==> flow/design.v <==
module fifo(
    input clk,
    input we,
    input re,
    input [7:0] din,
    output reg [7:0] dout,
    output empty,
    output full
);
parameter FIFO_DEPTH = 16;  
parameter ADDR_WIDTH = 4;  
reg [7:0] fifo_mem[FIFO_DEPTH-1:0];
reg [ADDR_WIDTH-1:0] w_ptr, r_ptr; 
reg [ADDR_WIDTH:0] count;       
assign empty = (count == 0);
assign full = (count == FIFO_DEPTH);
always @(posedge clk) begin
    if (we && !full) begin
        fifo_mem[w_ptr] <= din;
        w_ptr <= w_ptr + 1;
        count <= count + 1;
    end
    if (re && !empty) begin
        dout <= fifo_mem[r_ptr];
        r_ptr <= r_ptr + 1;
        count <= count - 1;
    end
end
initial begin
    w_ptr = 0;
    r_ptr = 0;
    count = 0;
end
endmodule
Tool chain data of fifo
Tool output for the design above, in the order of the flow.
Line numbers count from 1 in the design file above.
Library cell names are shortened.
{ "design": {"top_module": "fifo", "clock": "clk", "lib": "sky130hd", "corner": "tt_025C_1v80"} }

Word level
Counts by Yosys on the flattened word-level netlist (proc, flatten, opt, wreduce; memories kept). Register bits leave out memories and registers merged into their read ports (data or address). Print and check cells are left out. Cells with the same type and inputs are merged into one.
Yosys's memory passes give these memory sizes; they may raise the number of words (mostly to a power of two), join words into wider ones and drop unused or constant bits.
{ "word_totals": {"ff_bits": 13, "mem_bits_rw": 128, "clocked_rd_ports_x_width": 8, "mem_count": 1, "inputBits": 11, "out_inout_bits": 10, "wordCells": 20} }
{ "mem_list": {"columns": ["name", "size", "word_bits", "rd", "wr", "line", "text"], "rows": [
  ["fifo_mem", 16, 8, 1, 1, 12, "reg [7:0] fifo_mem[FIFO_DEPTH-1:0];"]
]} }
{ "classes": {"addsub": 4, "n_eq": 1, "muxes": 5, "reduce_logical": 6} }
{ "op_table": {"columns": ["operator", "count"], "rows": [
  ["2-to-1 mux 5 bit", 2],
  ["adder 4 x 1 -> 4 bit (second input constant)", 2],
  ["2-to-1 mux 8 bit", 1],
  ["adder 5 x 1 -> 5 bit (second input constant)", 1],
  ["subtractor 5 x 1 -> 5 bit (second input constant)", 1],
  ["== test 5 bit (second input constant)", 1],
  ["logical NOT 5 bit", 1],
  ["2-to-1 mux 4 bit", 1],
  ["logical AND 1 bit", 2],
  ["logical NOT 1 bit", 2],
  ["nonzero test 2 bit", 1],
  ["2-to-1 mux 1 bit", 1]
]} }

Longest topological paths
Longest topological path by Yosys (ltp), each cell counted once; first at word level (registers and memories cut), then after technology mapping (sequential cells cut; the memories' decode and read muxes count).
{ "depth": {"ltp_word": 5, "abc_area": 0, "depth_mapped": 8, "mapped_depth_nobuf": 8} }

Mapped cells and area
Source: synth_stat.txt of the flow (Yosys; design flattened, memories mapped). It holds for the ABC_AREA given above (unset counts as 0); a run with the other value may have another netlist.
The area totals of this step are shown rounded.
{ "by_type": {"columns": ["type", "count", "area_total_um2"], "rows": [
  ["edfxtp_1", 149, 4.47E+03],
  ["mux4_2", 22, 495.475],
  ["mux4_1", 9, 236.477],
  ["a22oi_1", 14, 105.101],
  ["ha_1", 8, 100.096],
  ["nor2_1", 15, 56.304],
  ["nand2_1", 13, 48.797],
  ["inv_1", 10, 37.536],
  ["xnor2_1", 4, 35.034],
  ["clkbuf_1", 7, 26.275],
  ["xor2_1", 3, 26.275],
  ["nor3_1", 5, 25.024],
  ["buf_6", 2, 22.522],
  ["a21oi_1", 4, 20.019],
  ["buf_12", 1, 20.019],
  ["fa_1", 1, 20.019],
  ["nand2b_1", 3, 18.768],
  ["nor2b_1", 3, 18.768]
]} }
Not listed: further types 12, cells in them 19.
{ "mapped": {"cells": 292, "mapped_area_mm2": 0.00592, "seq_area_mm2": 0.00447, "ffs": 149, "n_buf": 15} }

Timing after synthesis
Source: OpenSTA report_checks on the synthesized netlist (no wires, ideal clock, input and output delay 20% of the period each), path of least setup slack; recovery checks are left aside. Register names are those of the netlist, which keeps one name where synthesis merged equal registers.
{ "synth_path": {"path_kind": "reg-to-reg", "startpoint": "register count[1]", "endpoint": "register count[4]", "period_ns": 2.45, "setup_ns": 0.262, "t_first_pin_ns": 0.000, "arrival_time_ns": 2.254, "t_required_ns": 2.188, "slack_ns": -0.066, "delay_ns": 2.516, "stages": 9, "path_buffers": 0, "synth_period_reached_ns": 2.516} }
"delay_ns" is the arrival time less input delay plus setup time.
"stages" counts driving pins, that of a launching flip-flop among them; a cell with two outputs on the path counts twice.
"synth_period_reached_ns" = period - worst setup slack (recovery checks aside). The figure is calculated, with input and output delays left at 20% of the set period.
Ways into the end's enable are left out, as the timed path ends at the data pin.
{ "synth_between": {"cell_sequence": "edfxtp_1 nor4_1 nor2b_1 nand2b_1 inv_1 ha_1 a21o_1 a21oi_1 xor2_1", "cone_cells": 10, "cone_lines": 6, "cone_classes": "2 x add/sub; 1 x eq/ne; 2 x mux; 5 x reduce/logical"} }
{ "synth_rtl": {"columns": ["element", "line", "text"], "rows": [
  ["from (decl)", 14, "reg [ADDR_WIDTH:0] count;"],
  ["from (assign)", 21, "count <= count + 1;"],
  ["from (assign)", 26, "count <= count - 1;"],
  ["to (assign)", 21, null],
  ["to (assign)", 26, null],
  ["to (decl)", 14, null]
]} }
Chain of elaborated cells between the ends: none given.
Nets of the timed path that keep an RTL name, with a line that drives or declares them; the list need not be complete.
{ "synth_named_nets": {"columns": ["signal", "line", "text"], "rows": [
  ["empty", 15, "assign empty = (count == 0);"]
]} }

Timing after layout
Path of least setup slack in the final report of run 1 (OpenROAD, finished layout, wires in). Where an end is a register, its clock arrival counts in the times.
{ "layout_path": {"path_kind": "reg-to-output", "startpoint": "register count[0]", "endpoint": "output full", "period_ns": 2.6, "out_delay_ns": 0.52, "t_first_pin_ns": 0.41, "arrival_time_ns": 1.97, "t_required_ns": 2.08, "slack_ns": 0.11, "stages": 4, "path_buffers": 1} }
Between the ends stands the longest chain of elaborated cells between them, by number of cells; it is not shown to be the way that was timed. Of several equally long chains one is given.
A line is the first line of the expression or statement that the cell stems from. Yosys adds cells for indexed reads and writes and turns some case tables into memories.
{ "layout_between": {"cell_sequence": "edfxtp_1 nor4_4 and2_1 clkdlybuf4s50_1", "elab_chain_cells": 1, "cone_cells": 1, "cone_lines": 1, "cone_classes": "1 x eq/ne"} }
{ "layout_rtl": {"columns": ["element", "line", "text"], "rows": [
  ["from (decl)", 14, "reg [ADDR_WIDTH:0] count;"],
  ["from (assign)", 21, "count <= count + 1;"],
  ["from (assign)", 26, "count <= count - 1;"],
  ["== test 5 bit", 16, "assign full = (count == FIFO_DEPTH);"],
  ["to (decl)", 8, "output full"]
]} }

# Flow runs of fifo

2 stored runs of fifo in the flow (synthesis by Yosys, layout by OpenROAD, sky130hd cells), in arbitrary order. Constraints: input delay and output delay 20% of the set period each, output load 0.01 pF.
By "achieved_period_ns" is meant the clock period of the run minus its worst setup slack. This is arithmetic on one report: input and output delays are still those of the set period (20% each).
"worst_path_time_ns" is the time allowed to the run's worst setup path (the clock period less input and output delay, where it has them) less its slack. Clock arrival times count: a late capture clock shortens it, a late launch clock lengthens it.
By "power_total_mw" is meant OpenSTA's value without simulated activity: inputs other than the clock are taken to toggle once in ten clock periods, and the tool carries that through the logic.
Results are given in rounded form.
[
  {
    "run": "run 1",
    "settings": { "period_ns": 2.6, "CORE_UTILIZATION": 32, "PLACE_DENSITY_LB_ADDON": 0.16, "CORE_ASPECT_RATIO": 0.88, "CORE_MARGIN": 5, "GPL_TIMING_DRIVEN": 0, "CTS_CLUSTER_DIAMETER": 237, "SLEW_MARGIN": 0, "CAP_MARGIN": 20 },
    "results": { "final_die_area_mm2": 0.0213, "final_stdcell_area_mm2": 0.00711, "worst_path_time_ns": 1.97, "critical_path_type": "reg-to-output", "power_total_mw": 6.50, "finish.utilization_pct": 39.3, "tns_ns": 0.000, "achieved_period_ns": 2.493, "worst_hold_slack_ns": 0.584, "yosys.chip_area_mm2": 0.00592, "worst_setup_slack_ns": 0.107 }
  },
  {
    "run": "run 2",
    "settings": { "period_ns": 4.59, "CORE_UTILIZATION": 65, "SETUP_SLACK_MARGIN": 0.29, "PLACE_DENSITY_LB_ADDON": 0.14, "CELL_PAD_IN_SITES_DETAIL_PLACEMENT": 0, "ABC_AREA": 1, "GPL_ROUTABILITY_DRIVEN": 0, "MIN_ROUTING_LAYER": "met2", "CAP_MARGIN": 20, "CORE_MARGIN": 2, "SLEW_MARGIN": 20 },
    "results": { "final_die_area_mm2": 0.011, "final_stdcell_area_mm2": 0.00738, "worst_path_time_ns": 2.00, "critical_path_type": "reg-to-output", "power_total_mw": 3.67, "finish.utilization_pct": 75.1, "tns_ns": 0.000, "achieved_period_ns": 2.915, "worst_hold_slack_ns": 0.633, "yosys.chip_area_mm2": 0.00662, "worst_setup_slack_ns": 1.68 }
  }
]
